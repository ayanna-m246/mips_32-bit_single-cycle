==> flow/design.v <==
`timescale 1ns / 1ps
module ALU_unit(
   input clk,
   input [3:0] alu_op,
   input [31:0] operand_1,operand_2,
   output [31:0] out,
   output zero
    );
   reg [31:0] out_d,out_q;  
 always@(*)begin
 case(alu_op)
 4'b0000: out_d=operand_1& operand_2;
 4'b0001: out_d=operand_1|operand_2;
 4'b0010: out_d=operand_1+ operand_2;
 4'b0110: out_d=operand_1-operand_2;
 4'b0111: out_d=operand_1>operand_2;
 4'b1100: out_d=~(operand_1|operand_2);
 default:out_d=33'b0;
 endcase
 end
 always@(posedge clk)begin
 out_q<=out_d;
 end
 assign out=out_q;
 assign zero=(out==32'b0);
endmodule
Step by step through the tools: ALU_unit --
The steps from the RTL of ALU_unit to its reports follow in flow order. Lines are those of the file above, counted from 1. Library cell names are shortened. A cell with - has no value.
Set-up: top module ALU_unit, clock input clk, standard-cell library sky130hd, corner tt_025C_1v80

Word-level counts --
Counts by Yosys on the flattened word-level netlist (proc, flatten, opt, wreduce; memories kept). Register bits leave out memories and registers merged into their read ports (data or address); mux counts leave out enables and synchronous resets folded into registers. Print and check cells are left out. Cells with the same type and inputs are merged into one.
Storage and ports: output and inout bits 33, flip-flop bits (word level) 32, input bits 69, word-level cells 15
Cells by class: order comparisons 1, reduce/logical cells 2, bitwise gates (word level) 3, multiplexer cells 1, equality and inequality tests 5, $add $sub $neg 2
Operators by type and width (number):
- parallel mux 32 bit (select 6 bit) | 1
- adder 32 bit | 1
- subtractor 32 bit | 1
- > comparator 32 bit | 1
- bitwise AND 32 bit | 1
- bitwise OR 32 bit | 1
- NOT 32 bit | 1
- logical NOT 32 bit | 1
- equality test 4 x 3 -> 1 bit (second input constant) | 2
- equality test 4 x 1 -> 1 bit (second input constant) | 1
- equality test 4 x 2 -> 1 bit (second input constant) | 1
- equality test 4 bit (second input constant) | 1
- logical NOT 4 bit | 1

Logic depth --
Longest topological path by Yosys (ltp), each cell counted once; first at word level (registers and memories cut), then after technology mapping (sequential cells cut; the memories' decode and read muxes count).
Depth: word-level depth 3, ABC_AREA 1, mapped depth 16, gate-level depth less buffers 15

After synthesis --
Source: synth_stat.txt of the flow (Yosys; design flattened, memories mapped). It holds for the ABC_AREA given above (unset counts as 0); a run with the other value may have another netlist. Totals and module areas in this step are rounded.
Mapped netlist: cells in the netlist 1313, area of sequential cells 640 um^2, mapped flip-flops 32, buffer cells 35, cell area after synthesis 7100 um^2
Cell types:
- nand2_1 | number 408, area in all 1.53E+03 um^2
- ha_1 | number 102, area in all 1.28E+03 um^2
- inv_1 | number 281, area in all 1.05E+03 um^2
- dfxtp_1 | number 32, area in all 640.614 um^2
- nand3_1 | number 127, area in all 635.61 um^2
- nor2_1 | number 130, area in all 487.968 um^2
- a221oi_1 | number 30, area in all 262.752 um^2
- a21oi_1 | number 49, area in all 245.235 um^2
- o21ai_0 | number 23, area in all 115.11 um^2
- nand4_1 | number 15, area in all 93.84 um^2
- buf_2 | number 15, area in all 75.072 um^2
- nor4_1 | number 11, area in all 68.816 um^2
- o21bai_1 | number 9, area in all 67.565 um^2
- nor3_1 | number 12, area in all 60.058 um^2
- buf_6 | number 4, area in all 45.043 um^2
- xor2_1 | number 5, area in all 43.792 um^2
- clkbuf_1 | number 11, area in all 41.29 um^2
- fa_1 | number 2, area in all 40.038 um^2
Other cell types: 23; their cells: 47.

Path before layout --
Source: OpenSTA report_checks on the synthesized netlist (no wires, ideal clock, input and output delay 20% of the period each), path of least setup slack; recovery checks are left aside. Register names are those of the netlist, which keeps one name where synthesis merged equal registers.
Path post-synthesis: path kind input-to-reg, start point in operand_1[0], end point reg out_q[30], clock period 3.22 ns, path slack 1.099 ns, buffers on the path 0, stages on the path 13, library setup time 0.126 ns, launch time at the first pin 0.644 ns, path delay 1.477 ns, data required time 3.094 ns, external input delay 0.644 ns, arrival 1.995 ns, synthesis period reached 2.121 ns
"path delay" = arrival - input delay + setup time. "stages on the path" counts driving pins, that of a launching flip-flop among them; a cell with two outputs on the path counts twice. "synthesis period reached" = period - worst setup slack (recovery checks aside). The figure is calculated, with input and output delays left at 20% of the set period. The rows between start and end are the longest chain of elaborated cells between them; the timing report does not say that the signal goes this way. Where chains are equally long, one stands for them. A line is the first line of the expression or statement that the cell stems from. Yosys adds cells for indexed reads and writes and turns some case tables into memories.
On the way, post-synthesis: cell sequence inv_1 ha_1 fa_1 inv_1 nand3_1 nand3_1 nand2_1 nand3_1 nand2_1 nand2_1 nand2_1 nand3_1 nand3_1, length of the longest elaborated chain 2, elaborated cells on any way between the ends 3, RTL lines with such cells 3, those cells by class 2 x add/sub; 1 x mux
RTL lines, path post-synthesis:
- from (decl) | line 5 | input [31:0] operand_1,operand_2,
- subtractor 32 bit | line 15 | 4'b0110: out_d=operand_1-operand_2;
- parallel mux 32 bit (select 6 bit) | line 11 | case(alu_op)
- to (assign) | line 22 | out_q<=out_d;
- to (decl) | line 9 | reg [31:0] out_d,out_q;

Path in the finished layout --
From the final timing report of record 1: the path of least setup slack in the routed layout; clock arrival at registers is part of the times.
Path post-layout: path kind reg-to-output, start point reg out_q[17], end point out zero, output delay 0.60 ns, stages on the path 5, data required time 2.41 ns, launch time at the first pin 0.30 ns, clock period 3.01 ns, buffers on the path 1, path slack 0.22 ns, arrival 2.19 ns
The rows between start and end are the longest chain of elaborated cells between them; the timing report does not say that the signal goes this way. Where chains are equally long, one stands for them.
On the way, post-layout: cell sequence dfxtp_1 nor4_2 nand4_1 nor2_1 clkdlybuf4s50_1, length of the longest elaborated chain 1, elaborated cells on any way between the ends 1, RTL lines with such cells 1, those cells by class 1 x reduce/logical
RTL lines, path post-layout:
- from (decl) | line 9 | reg [31:0] out_d,out_q;
- from (assign) | line 22 | out_q<=out_d;
- logical NOT 32 bit | line 25 | assign zero=(out==32'b0);
- to (decl) | line 7 | output zero

==> runs of ALU_unit <==
Flow measurements of ALU_unit on sky130hd: 2 stored runs with different settings, listed in no order. Input and output delays are each 20% of the period that was set; the output load is 0.01 pF.
"worst setup path time": the worst setup path's part of the clock period (all of it between registers, 20% less for each end at a port) less its slack. A launch clock that arrives late makes it longer, a capture clock that arrives late makes it shorter.
"power" is the tool's figure for a default switching activity; nothing was simulated.
Values from the reports are rounded here.
[record 1] settings: period_ns=3.01, CORE_UTILIZATION=24, SETUP_SLACK_MARGIN=0.22, PLACE_DENSITY_LB_ADDON=0.17, ABC_AREA=1, GPL_TIMING_DRIVEN=0, GPL_ROUTABILITY_DRIVEN=0, MIN_ROUTING_LAYER=met1, CAP_MARGIN=20, CORE_MARGIN=2, SLEW_MARGIN=20
[record 1] result: chip area after synthesis (Yosys) 7100 um^2, die area 31000 um^2, utilization 31%, worst setup slack after layout 0.22 ns, total negative slack 0.000 ns, worst hold slack 0.91 ns, power 2.5 mW, worst setup path time 2.19 ns, worst setup path kind reg-to-output
[record 2] settings: period_ns=2.35, CORE_UTILIZATION=37, PLACE_DENSITY_LB_ADDON=0.16, CELL_PAD_IN_SITES_GLOBAL_PLACEMENT=2, CELL_PAD_IN_SITES_DETAIL_PLACEMENT=1, ABC_AREA=0, GPL_TIMING_DRIVEN=1, GPL_ROUTABILITY_DRIVEN=0, MIN_ROUTING_LAYER=met1, CAP_MARGIN=20, CORE_MARGIN=2, SLEW_MARGIN=20
[record 2] result: chip area after synthesis (Yosys) 5700 um^2, die area 16000 um^2, utilization 71%, worst setup slack after layout -0.80 ns, total negative slack -12 ns, worst hold slack 0.66 ns, power 4.4 mW, worst setup path time 2.68 ns, worst setup path kind input-to-reg
